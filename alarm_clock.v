==> flow/design.v <==
module alarm_clock
(
    input  wire        clk, reset,
    input  wire [1:0]  H_in1,    
    input  wire [3:0]  H_in0,    
    input  wire [2:0]  M_in1,    
    input  wire [3:0]  M_in0,    
    input  wire        LD_time, LD_alarm,
    input  wire        AL_ON,    
    input  wire        STOP_al,  
    output reg         Alarm,
    output reg [1:0]   H_out1,
    output reg [3:0]   H_out0,
    output reg [2:0]   M_out1,
    output reg [3:0]   M_out0,
    output reg [2:0]   S_out1,
    output reg [3:0]   S_out0
);
    reg [1:0]  H_alarm1;
    reg [3:0]  H_alarm0;
    reg [2:0]  M_alarm1;
    reg [3:0]  M_alarm0;
    always @(posedge clk or posedge reset) begin
        if (reset) begin
            {H_out1,H_out0,M_out1,M_out0,S_out1,S_out0} <= 0;
            {H_alarm1,H_alarm0,M_alarm1,M_alarm0}      <= 0;
            Alarm <= 1'b0;
        end
        else begin
            if (LD_time) begin                       
                {H_out1,H_out0,M_out1,M_out0} <= {H_in1,H_in0,M_in1,M_in0};
                {S_out1,S_out0} <= 0;
            end
            if (LD_alarm) begin                      
                {H_alarm1,H_alarm0,M_alarm1,M_alarm0} <=
                     {H_in1,H_in0,M_in1,M_in0};
            end
            if (S_out0 == 4'd9) begin
                S_out0 <= 0;
                if (S_out1 == 3'd5) begin
                    S_out1 <= 0;
                    if (M_out0 == 4'd9) begin
                        M_out0 <= 0;
                        if (M_out1 == 3'd5) begin
                            M_out1 <= 0;
                            if ((H_out1 == 2'd2 && H_out0 == 4'd3) ||
                                 H_out0 == 4'd9) begin
                                H_out0 <= 0;
                                H_out1 <= (H_out1 == 2'd2) ? 0 : H_out1 + 1;
                            end
                            else H_out0 <= H_out0 + 1;
                        end
                        else M_out1 <= M_out1 + 1;
                    end
                    else M_out0 <= M_out0 + 1;
                end
                else S_out1 <= S_out1 + 1;
            end
            else begin
                S_out0 <= S_out0 + 1;                
            end
            if (AL_ON &&
                H_alarm1 == H_out1 && H_alarm0 == H_out0 &&
                M_alarm1 == M_out1 && M_alarm0 == M_out0)
                Alarm <= 1'b1;                       
            else if (STOP_al)
                Alarm <= 1'b0;                       
        end
    end
endmodule
# == Reports on alarm_clock ==
# What the tools print for alarm_clock, step after step.
# Lines are those of the file above, counted from 1.
# Operators: Yosys type, input widths -> output width; for muxes data width and select width s.
# A cell with -- has no value.
# setup
top_module,alarm_clock
clock_port,clk
lib,sky130hd
corner,tt_025C_1v80

# == Word-level counts ==
# Counts by Yosys on the flattened word-level netlist (proc, flatten, opt, wreduce; memories kept). Register bits leave out memories and registers merged into their read ports (data or address). Print and check cells are left out. Cells with the same type and inputs are merged into one.
# bits
reg_bits,34
latchBits,0
mem_bits_rw,0
rom_bits,0
clocked_rd_ports_x_width,0
n_memories,0
inputBits,19
output_inout_bits,21
word_cells,64
# classes
add_sub_neg,6
mul,0
n_div,0
cmp,0
equal,11
shifts,0
mux,28
n_logic,0
reduce_and_logical,8
# op_table
cell,count
$mux 4,11
$mux 3,8
$mux 2,7
$add 4x1->4 const B,3
$eq 4x4->1 const B,3
$eq 4x4->1,2
$add 3x1->3 const B,2
$eq 3x3->1 const B,2
$logic_and 1x1->1,5
$reduce_bool 2->1,2
$eq 4x2->1 const B,1
$eq 3x3->1,1
$add 2x1->2 const B,1
$eq 2x2->1,1
$eq 2x2->1 const B,1
$mux 1,2
$logic_or 1x1->1,1

# == Longest topological paths ==
# Longest topological path by Yosys (ltp), each cell counted once; first at word level (registers and memories cut), then after technology mapping (sequential cells cut; the memories' decode and read muxes count).
# logic_depth
ltp_word,8
ABC_AREA,0
depth_mapped,6
mapped_depth_nobuf,6

# == After synthesis ==
# Yosys stat after the flow's synthesis: flattened, memories mapped to cells. It holds for the ABC_AREA given above (unset counts as 0); a run with the other value may have another netlist.
# Totals and module areas in this step are rounded.
# types
type,count,type_area_um2
sky130_fd_sc_hd__dfrtp_1,34,850.816
sky130_fd_sc_hd__mux2_2,17,191.434
sky130_fd_sc_hd__xor2_1,12,105.101
sky130_fd_sc_hd__mux2i_1,7,70.067
sky130_fd_sc_hd__o21ai_0,10,50.048
sky130_fd_sc_hd__nand2_1,13,48.797
sky130_fd_sc_hd__nand3_1,7,35.034
sky130_fd_sc_hd__inv_1,9,33.782
sky130_fd_sc_hd__and4bb_4,2,32.531
sky130_fd_sc_hd__nand4bb_4,1,27.526
sky130_fd_sc_hd__a211o_1,3,26.275
sky130_fd_sc_hd__xnor2_1,3,26.275
sky130_fd_sc_hd__a21oi_1,5,25.024
sky130_fd_sc_hd__and3_1,4,25.024
sky130_fd_sc_hd__ha_1,2,25.024
sky130_fd_sc_hd__nor4_1,4,25.024
sky130_fd_sc_hd__nand4_4,1,21.27
sky130_fd_sc_hd__a22o_1,2,17.517
# Not listed: further types 30, cells in them 37.
# mapped
cell_count,173
mapped_area_um2,1900
seq_area_um2,851
ffs,34
buf_cells,7

# == Path before layout ==
# Source: OpenSTA report_checks on the synthesized netlist (no wires, ideal clock, input and output delay 20% of the period each), path of least setup slack; recovery checks are left aside. Register names are those of the netlist, which keeps one name where synthesis merged equal registers.
# synth_timing
path_kind,register to register
startpoint,register H_out0[0]
endpoint,register H_out1[0]
period_ns,1.85
setup_time_ns,0.076
t_first_pin_ns,0.000
t_arrival_ns,1.669
required_time_ns,1.774
slack_ns,0.105
delay_ns,1.745
driving_pins,6
path_buffers,0
synth_period_reached_ns,1.745
# "delay_ns" = arrival - input delay + setup time.
# "driving_pins" counts driving pins, that of a launching flip-flop among them; a cell with two outputs on the path counts twice.
# "synth_period_reached_ns" = period - worst setup slack (recovery checks aside). The figure is calculated, with input and output delays left at 20% of the set period.
# The rows between start and end are the longest chain of elaborated cells between them; the timing report does not say that the signal goes this way. Where chains are equally long, one stands for them.
# A line is the first line of the expression or statement that the cell stems from. Yosys adds cells for indexed reads and writes and turns some case tables into memories.
# synth_between
cell_sequence,sky130_fd_sc_hd__dfrtp_1 -> sky130_fd_sc_hd__ha_1 -> sky130_fd_sc_hd__nor4bb_1 -> sky130_fd_sc_hd__o21bai_1 -> sky130_fd_sc_hd__or3_1 -> sky130_fd_sc_hd__o21ai_1
elab_chain_len,8
cone_cells,9
cone_lines,6
classes_between,eq/ne: 2; mux: 5; reduce/logical: 2
# synth_rtl
item,line_no,rtl
start: declaration,13,"output reg [3:0]   H_out0,"
start: assignment,48,H_out0 <= 0;
start: assignment,51,else H_out0 <= H_out0 + 1;
$eq 4x2->1,46,if ((H_out1 == 2'd2 && H_out0 == 4'd3) ||
$logic_and 1x1->1,46,
$logic_or 1x1->1,46,
$mux 2,46,
$mux 2,44,if (M_out1 == 3'd5) begin
$mux 2,42,if (M_out0 == 4'd9) begin
$mux 2,40,if (S_out1 == 3'd5) begin
$mux 2,38,if (S_out0 == 4'd9) begin
end: assignment,49,H_out1 <= (H_out1 == 2'd2) ? 0 : H_out1 + 1;
end: declaration,12,"output reg [1:0]   H_out1,"

# == Path in the finished layout ==
# From the final timing report of run B: the path of least setup slack in the routed layout; clock arrival at registers is part of the times.
# layout_timing
path_kind,register to register
startpoint,register M_out0[2]
endpoint,register H_out1[1]
period_ns,1.43
setup_time_ns,0.07
t_first_pin_ns,0.29
t_arrival_ns,1.75
required_time_ns,1.65
slack_ns,-0.10
driving_pins,6
path_buffers,1
# The rows between start and end are the longest chain of elaborated cells between them; the timing report does not say that the signal goes this way. Where chains are equally long, one stands for them.
# layout_between
cell_sequence,sky130_fd_sc_hd__dfrtp_1 -> sky130_fd_sc_hd__buf_6 -> sky130_fd_sc_hd__and4bb_4 -> sky130_fd_sc_hd__nand4_4 -> sky130_fd_sc_hd__or3_4 -> sky130_fd_sc_hd__o21ai_1
elab_chain_len,4
cone_cells,4
cone_lines,3
classes_between,eq/ne: 1; mux: 3
# layout_rtl
item,line_no,rtl
start: declaration,15,"output reg [3:0]   M_out0,"
start: assignment,43,M_out0 <= 0;
start: assignment,55,else M_out0 <= M_out0 + 1;
$eq 4x4->1,42,if (M_out0 == 4'd9) begin
$mux 2,42,
$mux 2,40,if (S_out1 == 3'd5) begin
$mux 2,38,if (S_out0 == 4'd9) begin
end: assignment,49,H_out1 <= (H_out1 == 2'd2) ? 0 : H_out1 + 1;
end: declaration,12,"output reg [1:0]   H_out1,"

# Record of 2 stored runs of the RTL-to-layout flow on alarm_clock, platform sky130hd. The runs are unordered. Constraints: input delay and output delay 20% of the set period each, output load 0.01 pF.
# "period_reached_ns" means the clock period less the worst setup slack. The figure is calculated, with input and output delays left at 20% of the set period.
# "worst_setup_path_time_ns": the worst setup path's part of the clock period (all of it between registers, 20% less for each end at a port) less its slack. A launch clock that arrives late makes it longer, a capture clock that arrives late makes it shorter.
# "totalPower_mw" is the tool's figure for a default switching activity; nothing was simulated.
# Results are given in rounded form.
# A setting shown as . is not set for that run.
# Results: . = not shown.
run name,period_ns,CORE_UTILIZATION,HOLD_SLACK_MARGIN,CORE_ASPECT_RATIO,CELL_PAD_IN_SITES_GLOBAL_PLACEMENT,CELL_PAD_IN_SITES_DETAIL_PLACEMENT,GPL_TIMING_DRIVEN,GPL_ROUTABILITY_DRIVEN,CTS_CLUSTER_SIZE,MIN_ROUTING_LAYER,MAX_ROUTING_LAYER,CAP_MARGIN,CORE_MARGIN,SLEW_MARGIN,final_util_frac,worst_setup_path_time_ns,timing.worst_path_kind,die_footprint_um2,finalCellArea_um2,setup_tns_ns,period_reached_ns,post_synth_area_um2,totalPower_mw,timing.setup.ws_ns
run A,1.15,55,0.3,0.8,2,1,0,1,71,met2,met4,20,2,20,.,.,.,.,.,.,.,.,.,.
run B,1.43,40,.,.,.,.,.,.,.,.,.,20,2,20,0.654,1.53,register to register,5320,3050,-0.550,1.533,1900,2.47,-0.103
# Run A: stopped before the end: placement reported GPL-0301
